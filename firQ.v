==> flow/design.v <==
module firQ (input clk,  
				input signed [31:0] entrada,
				input enable,
				output reg signed [31:0] saida
				);
	parameter N = 8;
	reg signed [31:0] coef 		[0: N-1];
	reg signed [31:0] sample	[0:N-1];
	reg signed [63:0] acumulada;
	integer i;
	initial begin
		coef[0] = 32'd15085;		 
		coef[1] = 32'd1104;
		coef[2] = 32'd1102;
		coef[3] = 32'd1123;
		coef[4] = 32'd1123;
		coef[5] = 32'd1102;
		coef[6] = 32'd1104;
		coef[7] = 32'd15085; 
	end
	always @(posedge clk ) begin 
	if(enable)begin
			for (i = N-1; i > 0; i=i-1) begin
				sample[i] <= sample[i-1]; 
			end
			sample[0] <= entrada; 
			acumulada  = 64'b0;
			for (i = 0; i < N; i=i+1) begin
				acumulada = acumulada + sample[i]*coef[i];
			end
			saida <= acumulada[47:16];
		end else begin
		for (i = 0; i < N; i=i+1) begin
				sample[i] <= 32'b0; 
			end
				saida <= 32'd0; 
		end
	end
endmodule
Reports on firQ --
Tool output for the design above, in the order of the flow. Line numbers count from 1 in the design file above. Operators carry their Yosys type and port widths (W data, S select, Z words). Library cell names are shortened. A cell with -- has no value.
Inputs: design top firQ, clock input clk, library sky130hd, corner tt_025C_1v80

Elaborated design --
Counts by Yosys on the flattened word-level netlist (proc, flatten, opt, wreduce). Print and check cells are left out. Cells with the same type and inputs are merged into one. Memory sizes are those after Yosys's memory passes, which may raise the word count (mostly to a power of two), join words into wider ones and drop unused or constant bits.
Bit counts: cells after elaboration 25, flip-flop bits (word level) 288, input port bits 34, bits in read-only memories 96, output and inout bits 32, memory cells 1
Operators by class: $add $sub $neg 7, multipliers 8
Memory list:
- coef | depth 2, bits a word 48, line 7 | reg signed [31:0] coef [0: N-1];
Operators with widths (number):
- $mul A32 B32 Y48 | 8
- $add A48 B48 Y48 | 7

Longest topological paths --
Yosys ltp: most cells in a row. Word level: on the elaborated netlist, between registers, memories and ports. Mapped: between sequential cells and ports; inverters and the memories' decode and read muxes count.
Depth: depth in word-level cells 8, ABC_AREA 0, mapped depth 34, depth with buffers taken out 33

After synthesis --
Source: synth_stat.txt of the flow (Yosys; design flattened, memories mapped). It holds for the ABC_AREA given above (unset counts as 0); a run with the other value may have another netlist. The area totals of this step are shown rounded.
Mapped netlist: chip area (Yosys) 65000 um^2, cell count 5904, sequential area 5800 um^2, buffers 43, flip-flop cells 288
Cell types:
- fa_1 | number 1423, total area 2.85E+04 um^2
- ha_1 | number 1605, total area 2.01E+04 um^2
- inv_1 | number 1943, total area 7.29E+03 um^2
- dfxtp_1 | number 288, total area 5765.53 um^2
- and2_1 | number 182, total area 1.14E+03 um^2
- nor2_1 | number 119, total area 446.678 um^2
- xnor2_1 | number 46, total area 402.886 um^2
- a21oi_1 | number 37, total area 185.178 um^2
- nand2_1 | number 38, total area 142.637 um^2
- xor2_1 | number 16, total area 140.134 um^2
- clkbuf_1 | number 37, total area 138.883 um^2
- a21o_1 | number 17, total area 127.622 um^2
- o21ai_0 | number 25, total area 125.12 um^2
- a31oi_1 | number 10, total area 62.56 um^2
- nor3_1 | number 12, total area 60.058 um^2
- mux2i_1 | number 5, total area 50.048 um^2
- mux2_2 | number 4, total area 45.043 um^2
- nand2b_1 | number 7, total area 43.792 um^2
Other cell types: 35; their cells: 90.

Timing after synthesis --
Path of least setup slack by OpenSTA after synthesis, without wires, with an ideal clock, recovery checks aside; 20% of the period is set as input and as output delay. Where synthesis merged equal registers, the netlist keeps one of their names.
Timing path post-synthesis: kind register -> register, from register sample[7][10], to register saida[27], arrival 9225 ps, slack 6604 ps, library setup time 72 ps, path delay 9297 ps, period 15900 ps, data required time 15828 ps, driving pins on the path 31, time at the first pin 0 ps, path buffers 0, synthesis period reached 9296 ps
"path delay" = arrival - input delay + setup time. "driving pins on the path" counts driving pins, that of a launching flip-flop among them; a cell with two outputs on the path counts twice. "synthesis period reached" = period - worst setup slack (recovery checks aside). The figure is calculated, with input and output delays left at 20% of the set period. Between the ends stands the longest chain of elaborated cells between them, by number of cells; it is not shown to be the way that was timed. Of several equally long chains one is given. Each line given opens the expression or statement behind the cell; cells for indexed reads and writes are added by Yosys, which also makes memories of some case tables.
On the way, post-synthesis: cell sequence dfxtp_1 > fa_1 > fa_1 > fa_1 > inv_1 > fa_1 > inv_1 > fa_1 > fa_1 > inv_1 > fa_1 > fa_1 > inv_1 > fa_1 > inv_1 > fa_1 > fa_1 > inv_1 > fa_1 > inv_1 > fa_1 > inv_1 > ha_1 > a21oi_1 > nor4b_1 > a22oi_1 > a2111oi_0 > o32a_1 > o21ai_1 > a31oi_1 > mux2i_1, cells in the longest elaborated chain 2, elaborated cells between the ends (all ways) 2, RTL lines with such cells 1, those cells by class add/sub: 1; mul: 1
Ends and longest elaborated chain, post-synthesis:
- start: declaration | line 8 | reg signed [31:0] sample [0:N-1];
- start: assignment | line 24 | sample[i] <= sample[i-1];
- start: assignment | line 34 | sample[i] <= 32'b0;
- $mul A32 B32 Y48 | line 29 | acumulada = acumulada + sample[i]*coef[i];
- $add A48 B48 Y48 | line 29
- end: assignment | line 31 | saida <= acumulada[47:16];
- end: assignment | line 36 | saida <= 32'd0;
- end: declaration | line 4 | output reg signed [31:0] saida

Timing after layout --
Path of least setup slack in the final report of flow run 1 (OpenROAD, finished layout, wires in). Where an end is a register, its clock arrival counts in the times. The report prints the path's times to 10 ps; the period is as set.
Timing path after layout: kind register -> register, from register sample[7][17], to register saida[26], arrival 9810 ps, slack -2660 ps, time at the first pin 620 ps, driving pins on the path 31, library setup time 120 ps, period 6650 ps, path buffers 1, data required time 7150 ps
Between the ends stands the longest chain of elaborated cells between them, by number of cells; it is not shown to be the way that was timed. Of several equally long chains one is given.
On the way, after layout: cell sequence dfxtp_2 > fa_1 > fa_1 > fa_1 > fa_1 > fa_1 > fa_1 > inv_1 > fa_1 > fa_1 > inv_1 > fa_1 > inv_1 > fa_1 > fa_1 > inv_1 > fa_1 > inv_1 > fa_1 > inv_1 > ha_4 > nand2_2 > buf_4 > nor3_4 > a22oi_2 > a311oi_2 > o31a_1 > o211ai_1 > a21oi_1 > xnor2_1 > nor2_1, cells in the longest elaborated chain 2, elaborated cells between the ends (all ways) 2, RTL lines with such cells 1, those cells by class add/sub: 1; mul: 1
Ends and longest elaborated chain, after layout:
- start: declaration | line 8 | reg signed [31:0] sample [0:N-1];
- start: assignment | line 24 | sample[i] <= sample[i-1];
- start: assignment | line 34 | sample[i] <= 32'b0;
- $mul A32 B32 Y48 | line 29 | acumulada = acumulada + sample[i]*coef[i];
- $add A48 B48 Y48 | line 29
- end: assignment | line 31 | saida <= acumulada[47:16];
- end: assignment | line 36 | saida <= 32'd0;
- end: declaration | line 4 | output reg signed [31:0] saida

Wiki page: firQ / flow data

2 stored runs of firQ in the flow (synthesis by Yosys, layout by OpenROAD, sky130hd cells), in arbitrary order. Constraints: input delay and output delay 20% of the set period each, output load 0.01 pF.
"worst setup path time" is the time allowed to the run's worst setup path (the clock period less input and output delay, where it has them) less its slack. Clock arrival times count: a late capture clock shortens it, a late launch clock lengthens it.
"worst setup path time" is known to 10 ps.
Results are given in rounded form.
[flow run 1] settings: period_ns=6.65, CORE_UTILIZATION=64, SETUP_SLACK_MARGIN=1.9, TNS_END_PERCENT=45, GPL_TIMING_DRIVEN=1, GPL_ROUTABILITY_DRIVEN=0, CTS_CLUSTER_SIZE=55, CAP_MARGIN=40, CORE_MARGIN=2, SLEW_MARGIN=20
[flow run 1] result: chip area after synthesis (Yosys) 65000 um^2, die area 100000 um^2, utilization 74%, worst setup slack after layout -2700 ps, total negative slack -78000 ps, worst hold slack 580 ps, worst setup path time 9310 ps, worst setup path kind register -> register
[flow run 2] settings: period_ns=14.4, CORE_UTILIZATION=35, SETUP_SLACK_MARGIN=-0.99, PLACE_DENSITY_LB_ADDON=0.21, TNS_END_PERCENT=80, ABC_AREA=1, GPL_ROUTABILITY_DRIVEN=1, CTS_CLUSTER_SIZE=63, CTS_CLUSTER_DIAMETER=184, SLEW_MARGIN=30, MAX_ROUTING_LAYER=met4, CAP_MARGIN=20, CORE_MARGIN=2
[flow run 2] result: chip area after synthesis (Yosys) 67000 um^2, die area 200000 um^2, utilization 37%, worst setup slack after layout 4500 ps, total negative slack 0 ps, worst hold slack 470 ps, worst setup path time 9850 ps, worst setup path kind register -> register
